==> flow/design.v <==
module accumCol(
  input        clock,
  input        reset,
  input        io_clear,
  input        io_rd_en,
  input        io_wr_en,
  input  [3:0] io_rd_addr,
  input  [3:0] io_wr_addr,
  input  [7:0] io_wr_data,
  output [7:0] io_rd_data
);
  reg [7:0] mem [0:15];  
  wire  mem_MPORT_1_en;  
  wire [3:0] mem_MPORT_1_addr;  
  wire [7:0] mem_MPORT_1_data;  
  wire  mem_io_rd_data_MPORT_en;  
  wire [3:0] mem_io_rd_data_MPORT_addr;  
  wire [7:0] mem_io_rd_data_MPORT_data;  
  wire [7:0] mem_MPORT_data;  
  wire [3:0] mem_MPORT_addr;  
  wire  mem_MPORT_mask;  
  wire  mem_MPORT_en;  
  wire [7:0] mem_MPORT_2_data;  
  wire [3:0] mem_MPORT_2_addr;  
  wire  mem_MPORT_2_mask;  
  wire  mem_MPORT_2_en;  
  wire [7:0] mem_MPORT_3_data;  
  wire [3:0] mem_MPORT_3_addr;  
  wire  mem_MPORT_3_mask;  
  wire  mem_MPORT_3_en;  
  wire [7:0] mem_MPORT_4_data;  
  wire [3:0] mem_MPORT_4_addr;  
  wire  mem_MPORT_4_mask;  
  wire  mem_MPORT_4_en;  
  wire [7:0] mem_MPORT_5_data;  
  wire [3:0] mem_MPORT_5_addr;  
  wire  mem_MPORT_5_mask;  
  wire  mem_MPORT_5_en;  
  wire [7:0] mem_MPORT_6_data;  
  wire [3:0] mem_MPORT_6_addr;  
  wire  mem_MPORT_6_mask;  
  wire  mem_MPORT_6_en;  
  wire [7:0] mem_MPORT_7_data;  
  wire [3:0] mem_MPORT_7_addr;  
  wire  mem_MPORT_7_mask;  
  wire  mem_MPORT_7_en;  
  wire [7:0] mem_MPORT_8_data;  
  wire [3:0] mem_MPORT_8_addr;  
  wire  mem_MPORT_8_mask;  
  wire  mem_MPORT_8_en;  
  wire [7:0] mem_MPORT_9_data;  
  wire [3:0] mem_MPORT_9_addr;  
  wire  mem_MPORT_9_mask;  
  wire  mem_MPORT_9_en;  
  wire [7:0] mem_MPORT_10_data;  
  wire [3:0] mem_MPORT_10_addr;  
  wire  mem_MPORT_10_mask;  
  wire  mem_MPORT_10_en;  
  wire [7:0] mem_MPORT_11_data;  
  wire [3:0] mem_MPORT_11_addr;  
  wire  mem_MPORT_11_mask;  
  wire  mem_MPORT_11_en;  
  wire [7:0] mem_MPORT_12_data;  
  wire [3:0] mem_MPORT_12_addr;  
  wire  mem_MPORT_12_mask;  
  wire  mem_MPORT_12_en;  
  wire [7:0] mem_MPORT_13_data;  
  wire [3:0] mem_MPORT_13_addr;  
  wire  mem_MPORT_13_mask;  
  wire  mem_MPORT_13_en;  
  wire [7:0] mem_MPORT_14_data;  
  wire [3:0] mem_MPORT_14_addr;  
  wire  mem_MPORT_14_mask;  
  wire  mem_MPORT_14_en;  
  wire [7:0] mem_MPORT_15_data;  
  wire [3:0] mem_MPORT_15_addr;  
  wire  mem_MPORT_15_mask;  
  wire  mem_MPORT_15_en;  
  wire [7:0] mem_MPORT_16_data;  
  wire [3:0] mem_MPORT_16_addr;  
  wire  mem_MPORT_16_mask;  
  wire  mem_MPORT_16_en;  
  wire [7:0] mem_MPORT_17_data;  
  wire [3:0] mem_MPORT_17_addr;  
  wire  mem_MPORT_17_mask;  
  wire  mem_MPORT_17_en;  
  assign mem_MPORT_1_en = io_wr_en;
  assign mem_MPORT_1_addr = io_wr_addr;
  assign mem_MPORT_1_data = mem[mem_MPORT_1_addr];  
  assign mem_io_rd_data_MPORT_en = io_rd_en;
  assign mem_io_rd_data_MPORT_addr = io_rd_addr;
  assign mem_io_rd_data_MPORT_data = mem[mem_io_rd_data_MPORT_addr];  
  assign mem_MPORT_data = mem_MPORT_1_data + io_wr_data;
  assign mem_MPORT_addr = io_wr_addr;
  assign mem_MPORT_mask = 1'h1;
  assign mem_MPORT_en = io_wr_en;
  assign mem_MPORT_2_data = 8'h0;
  assign mem_MPORT_2_addr = 4'h0;
  assign mem_MPORT_2_mask = 1'h1;
  assign mem_MPORT_2_en = io_clear;
  assign mem_MPORT_3_data = 8'h0;
  assign mem_MPORT_3_addr = 4'h1;
  assign mem_MPORT_3_mask = 1'h1;
  assign mem_MPORT_3_en = io_clear;
  assign mem_MPORT_4_data = 8'h0;
  assign mem_MPORT_4_addr = 4'h2;
  assign mem_MPORT_4_mask = 1'h1;
  assign mem_MPORT_4_en = io_clear;
  assign mem_MPORT_5_data = 8'h0;
  assign mem_MPORT_5_addr = 4'h3;
  assign mem_MPORT_5_mask = 1'h1;
  assign mem_MPORT_5_en = io_clear;
  assign mem_MPORT_6_data = 8'h0;
  assign mem_MPORT_6_addr = 4'h4;
  assign mem_MPORT_6_mask = 1'h1;
  assign mem_MPORT_6_en = io_clear;
  assign mem_MPORT_7_data = 8'h0;
  assign mem_MPORT_7_addr = 4'h5;
  assign mem_MPORT_7_mask = 1'h1;
  assign mem_MPORT_7_en = io_clear;
  assign mem_MPORT_8_data = 8'h0;
  assign mem_MPORT_8_addr = 4'h6;
  assign mem_MPORT_8_mask = 1'h1;
  assign mem_MPORT_8_en = io_clear;
  assign mem_MPORT_9_data = 8'h0;
  assign mem_MPORT_9_addr = 4'h7;
  assign mem_MPORT_9_mask = 1'h1;
  assign mem_MPORT_9_en = io_clear;
  assign mem_MPORT_10_data = 8'h0;
  assign mem_MPORT_10_addr = 4'h8;
  assign mem_MPORT_10_mask = 1'h1;
  assign mem_MPORT_10_en = io_clear;
  assign mem_MPORT_11_data = 8'h0;
  assign mem_MPORT_11_addr = 4'h9;
  assign mem_MPORT_11_mask = 1'h1;
  assign mem_MPORT_11_en = io_clear;
  assign mem_MPORT_12_data = 8'h0;
  assign mem_MPORT_12_addr = 4'ha;
  assign mem_MPORT_12_mask = 1'h1;
  assign mem_MPORT_12_en = io_clear;
  assign mem_MPORT_13_data = 8'h0;
  assign mem_MPORT_13_addr = 4'hb;
  assign mem_MPORT_13_mask = 1'h1;
  assign mem_MPORT_13_en = io_clear;
  assign mem_MPORT_14_data = 8'h0;
  assign mem_MPORT_14_addr = 4'hc;
  assign mem_MPORT_14_mask = 1'h1;
  assign mem_MPORT_14_en = io_clear;
  assign mem_MPORT_15_data = 8'h0;
  assign mem_MPORT_15_addr = 4'hd;
  assign mem_MPORT_15_mask = 1'h1;
  assign mem_MPORT_15_en = io_clear;
  assign mem_MPORT_16_data = 8'h0;
  assign mem_MPORT_16_addr = 4'he;
  assign mem_MPORT_16_mask = 1'h1;
  assign mem_MPORT_16_en = io_clear;
  assign mem_MPORT_17_data = 8'h0;
  assign mem_MPORT_17_addr = 4'hf;
  assign mem_MPORT_17_mask = 1'h1;
  assign mem_MPORT_17_en = io_clear;
  assign io_rd_data = io_rd_en ? mem_io_rd_data_MPORT_data : 8'h0;  
  always @(posedge clock) begin
    if (mem_MPORT_en & mem_MPORT_mask) begin
      mem[mem_MPORT_addr] <= mem_MPORT_data;  
    end
    if (mem_MPORT_2_en & mem_MPORT_2_mask) begin
      mem[mem_MPORT_2_addr] <= mem_MPORT_2_data;  
    end
    if (mem_MPORT_3_en & mem_MPORT_3_mask) begin
      mem[mem_MPORT_3_addr] <= mem_MPORT_3_data;  
    end
    if (mem_MPORT_4_en & mem_MPORT_4_mask) begin
      mem[mem_MPORT_4_addr] <= mem_MPORT_4_data;  
    end
    if (mem_MPORT_5_en & mem_MPORT_5_mask) begin
      mem[mem_MPORT_5_addr] <= mem_MPORT_5_data;  
    end
    if (mem_MPORT_6_en & mem_MPORT_6_mask) begin
      mem[mem_MPORT_6_addr] <= mem_MPORT_6_data;  
    end
    if (mem_MPORT_7_en & mem_MPORT_7_mask) begin
      mem[mem_MPORT_7_addr] <= mem_MPORT_7_data;  
    end
    if (mem_MPORT_8_en & mem_MPORT_8_mask) begin
      mem[mem_MPORT_8_addr] <= mem_MPORT_8_data;  
    end
    if (mem_MPORT_9_en & mem_MPORT_9_mask) begin
      mem[mem_MPORT_9_addr] <= mem_MPORT_9_data;  
    end
    if (mem_MPORT_10_en & mem_MPORT_10_mask) begin
      mem[mem_MPORT_10_addr] <= mem_MPORT_10_data;  
    end
    if (mem_MPORT_11_en & mem_MPORT_11_mask) begin
      mem[mem_MPORT_11_addr] <= mem_MPORT_11_data;  
    end
    if (mem_MPORT_12_en & mem_MPORT_12_mask) begin
      mem[mem_MPORT_12_addr] <= mem_MPORT_12_data;  
    end
    if (mem_MPORT_13_en & mem_MPORT_13_mask) begin
      mem[mem_MPORT_13_addr] <= mem_MPORT_13_data;  
    end
    if (mem_MPORT_14_en & mem_MPORT_14_mask) begin
      mem[mem_MPORT_14_addr] <= mem_MPORT_14_data;  
    end
    if (mem_MPORT_15_en & mem_MPORT_15_mask) begin
      mem[mem_MPORT_15_addr] <= mem_MPORT_15_data;  
    end
    if (mem_MPORT_16_en & mem_MPORT_16_mask) begin
      mem[mem_MPORT_16_addr] <= mem_MPORT_16_data;  
    end
    if (mem_MPORT_17_en & mem_MPORT_17_mask) begin
      mem[mem_MPORT_17_addr] <= mem_MPORT_17_data;  
    end
  end
endmodule
; ---- Tool chain data of accumCol
; The steps from the RTL of accumCol to its reports follow in flow order.
; Line numbers count from 1 in the design file above.
; Not given: --
[inputs]
top_module = accumCol
clock_port = clock
lib = sky130hd
corner = tt_025C_1v80

; ---- After elaboration
; Source: Yosys, flattened and elaborated, memories not mapped. Widths are those after wreduce; folded enables and synchronous resets count as part of the registers. Registers that Yosys merges into a memory's read port (data or address) are not register bits. Print and check cells do not count. Equal cells are merged and count once.
; Memory sizes are those after Yosys's memory passes, which may raise the word count (mostly to a power of two), join words into wider ones and drop unused or constant bits.
[bits]
regBits = 0
ramBits = 128
mem_count = 1
in_bits = 21
out_inout_bits = 8
[mem_list]
columns = memory, size, word_bits, line_no
row1 = mem, 16, 8, 12  ; reg [7:0] mem [0:15];
[classes]
add_sub_neg = 1
muxes = 6
[op_table]
columns = cell, count
row1 = two-way mux 8 bit, 3
row2 = adder 8 bit, 1
row3 = two-way mux 4 bit, 1
row4 = two-way mux 1 bit, 2

; ---- Depth
; Depth = most cells in a row (Yosys ltp): at word level without a register or memory, in the mapped netlist without a sequential cell, where the memories' decode and read muxes count.
[logic_depth]
word_depth = 2
ABC_AREA = 0
ltp_mapped = 14
depth_no_buf = 10

; ---- Mapped cells and area
; Source: synth_stat.txt of the flow (Yosys; design flattened, memories mapped). It holds for the ABC_AREA given above (unset counts as 0); a run with the other value may have another netlist.
; The area totals of this step are shown rounded.
[mapped]
stdcells = 696
synth_area_um2 = 6787
flip_flops = 128
[types]
columns = type, count
row1 = sky130_fd_sc_hd__dfxtp_1, 128
row2 = sky130_fd_sc_hd__mux4_2, 77
row3 = sky130_fd_sc_hd__a21oi_1, 90
row4 = sky130_fd_sc_hd__nand2_1, 114
row5 = sky130_fd_sc_hd__nor2_1, 112
row6 = sky130_fd_sc_hd__mux2i_1, 23
row7 = sky130_fd_sc_hd__clkbuf_1, 39
row8 = sky130_fd_sc_hd__nand3b_1, 17
row9 = sky130_fd_sc_hd__a211oi_1, 12
row10 = sky130_fd_sc_hd__ha_1, 7
row11 = sky130_fd_sc_hd__o21ai_2, 10
row12 = sky130_fd_sc_hd__and2_1, 8
row13 = sky130_fd_sc_hd__nand3_1, 8
row14 = sky130_fd_sc_hd__o21ai_0, 8
row15 = sky130_fd_sc_hd__nor3_1, 6
row16 = sky130_fd_sc_hd__xor2_1, 3
row17 = sky130_fd_sc_hd__buf_1, 6
row18 = sky130_fd_sc_hd__buf_6, 2
; Not listed: further types 17, cells in them 26.

; ---- Timing after synthesis
; Source: OpenSTA report_checks on the synthesized netlist (no wires, ideal clock, input and output delay 20% of the period each), path of least setup slack; recovery checks are left aside. Register names are those of the netlist, which keeps one name where synthesis merged equal registers.
[synth_timing]
kind = input -> register
startpoint = input io_wr_addr[0]
endpoint = memory mem[15][4]
clock_period_ns = 6.31
in_delay_ns = 1.262
arrival_time_ns = 4.676
required_ns = 6.182
setup_slack_ns = 1.507
delay_ns = 3.542
driving_pins = 14
n_path_buf = 4
period_less_setup_slack_ns = 4.803
; "delay_ns" = arrival - input delay + setup time.
; "driving_pins" counts driving pins, that of a launching flip-flop among them; a cell with two outputs on the path counts twice.
; "period_less_setup_slack_ns" is the clock period less the worst setup slack; recovery checks do not enter. This is arithmetic on one report: input and output delays are still those of the set period (20% each).
; The rows between start and end are the longest chain of elaborated cells between them; the timing report does not say that the signal goes this way. Where chains are equally long, one stands for them.
; A line is the first line of the expression or statement that the cell stems from. Yosys adds cells for indexed reads and writes and turns some case tables into memories.
; The chain passes a memory read, where the word-level depth is cut; so it can be longer than that depth.
[synth_via]
cell_sequence = sky130_fd_sc_hd__clkbuf_1 sky130_fd_sc_hd__buf_2 sky130_fd_sc_hd__clkbuf_1 sky130_fd_sc_hd__mux4_2 sky130_fd_sc_hd__mux4_2 sky130_fd_sc_hd__ha_1 sky130_fd_sc_hd__fa_1 sky130_fd_sc_hd__a21o_1 sky130_fd_sc_hd__a21oi_1 sky130_fd_sc_hd__xnor2_1 sky130_fd_sc_hd__clkbuf_1 sky130_fd_sc_hd__nor2_1 sky130_fd_sc_hd__a21oi_1 sky130_fd_sc_hd__nor2_1
elab_chain_len = 3
cells_between = 4
cone_lines = 3
[synth_rtl]
columns = item, line_no
row1 = start: declaration, 8  ; input  [3:0] io_wr_addr,
row2 = memory (16 x 8 bit), 12  ; reg [7:0] mem [0:15];
row3 = adder 8 bit, 93  ; assign mem_MPORT_data = mem_MPORT_1_data + io_wr_data;
row4 = two-way mux 8 bit, 163  ; if (mem_MPORT_en & mem_MPORT_mask) begin
row5 = end: declaration, 12

; ---- Timing after layout
; From the final timing report of flow run A: the path of least setup slack in the routed layout; clock arrival at registers is part of the times.
[layout_timing]
kind = input -> output
startpoint = input io_rd_addr[2]
endpoint = output io_rd_data[2]
clock_period_ns = 5.15
in_delay_ns = 1.03
output_delay_ns = 1.03
arrival_time_ns = 3.45
required_ns = 4.12
setup_slack_ns = 0.67
driving_pins = 7
n_path_buf = 4
; The rows between start and end are the longest chain of elaborated cells between them; the timing report does not say that the signal goes this way. Where chains are equally long, one stands for them.
; The chain passes a memory read, where the word-level depth is cut; so it can be longer than that depth.
[layout_via]
cell_sequence = sky130_fd_sc_hd__buf_2 sky130_fd_sc_hd__buf_4 sky130_fd_sc_hd__buf_4 sky130_fd_sc_hd__mux4_2 sky130_fd_sc_hd__mux4_2 sky130_fd_sc_hd__and2_1 sky130_fd_sc_hd__clkdlybuf4s50_1
elab_chain_len = 2
cells_between = 2
cone_lines = 2
[layout_rtl]
columns = item, line_no
row1 = start: declaration, 7  ; input  [3:0] io_rd_addr,
row2 = memory (16 x 8 bit), 12  ; reg [7:0] mem [0:15];
row3 = two-way mux 8 bit, 161  ; assign io_rd_data = io_rd_en ? mem_io_rd_data_MPORT_data : 8'h0;
row4 = end: declaration, 10  ; output [7:0] io_rd_data

Data sheet: physical implementation of accumCol

Design accumCol on sky130hd. What follows are 2 stored runs of the flow, each under its own settings; their order means nothing. The constraints put input and output delay at 20% of the set period each and load the outputs with 0.01 pF.
"period_reached_ns" means the clock period less the worst setup slack. The figure is calculated, with input and output delays left at 20% of the set period.
"totalPower_uw" is the tool's figure for a default switching activity; nothing was simulated.
The measured numbers are rounded.

# flow run A
==> flow/run.sh <==
#!/bin/bash
# the make line also repeats the synthesis and layout settings of config.mk as NAME=value (left out here)
make -C /OpenROAD-flow-scripts/flow DESIGN_CONFIG=/design/flow/config.mk WORK_HOME=/design/flow/orfs CLKGATE_MAP_FILE= finish
==> flow/config.mk <==
export PLATFORM = sky130hd
export DESIGN_NAME = accumCol
export DESIGN_NICKNAME = accumCol
export VERILOG_FILES = /design/flow/design.v
export SDC_FILE = /design/flow/constraint.sdc
export NUM_CORES = 4
export LEC_CHECK = 0
export CAP_MARGIN = 20
export CORE_MARGIN = 2
export CORE_UTILIZATION = 40
export SLEW_MARGIN = 20
==> flow/constraint.sdc <==
create_clock -name core_clock -period 5.15 [get_ports {clock}]
set_input_delay 1.0300 -clock core_clock [delete_from_list [all_inputs] [get_ports {clock}]]
set_output_delay 1.0300 -clock core_clock [all_outputs]
set_load 0.01 [all_outputs]

==> flow run A: results <==
hold_ws_ns=0.470
tns_setup_ns=0.000
layout_utilization_frac=0.471
cell_area_final_um2=7814
synth_area_um2=6787
totalPower_uw=2357
design_die_area_um2=18020
setup_worst_slack_ns=0.670
period_reached_ns=4.480

# flow run B
==> flow/run.sh <==
#!/bin/bash
# the make line also repeats the synthesis and layout settings of config.mk as NAME=value (left out here)
make -C /OpenROAD-flow-scripts/flow DESIGN_CONFIG=/design/flow/config.mk WORK_HOME=/design/flow/orfs CLKGATE_MAP_FILE= finish
==> flow/config.mk <==
export PLATFORM = sky130hd
export DESIGN_NAME = accumCol
export DESIGN_NICKNAME = accumCol
export VERILOG_FILES = /design/flow/design.v
export SDC_FILE = /design/flow/constraint.sdc
export NUM_CORES = 4
export LEC_CHECK = 0
export ABC_AREA = 1
export CAP_MARGIN = 20
export CELL_PAD_IN_SITES_DETAIL_PLACEMENT = 2
export CORE_MARGIN = 2
export CORE_UTILIZATION = 15
export CTS_CLUSTER_DIAMETER = 319
export CTS_CLUSTER_SIZE = 19
export MAX_ROUTING_LAYER = met5
export PLACE_DENSITY_LB_ADDON = 0.29
export SETUP_SLACK_MARGIN = -0.13
export SLEW_MARGIN = 20
export TNS_END_PERCENT = 80
==> flow/constraint.sdc <==
create_clock -name core_clock -period 4.74 [get_ports {clock}]
set_input_delay 0.9480 -clock core_clock [delete_from_list [all_inputs] [get_ports {clock}]]
set_output_delay 0.9480 -clock core_clock [all_outputs]
set_load 0.01 [all_outputs]

==> flow run B: results <==
hold_ws_ns=0.478
tns_setup_ns=0.000
layout_utilization_frac=0.184
cell_area_final_um2=8801
synth_area_um2=7248
totalPower_uw=2836
design_die_area_um2=50100
setup_worst_slack_ns=0.337
period_reached_ns=4.403
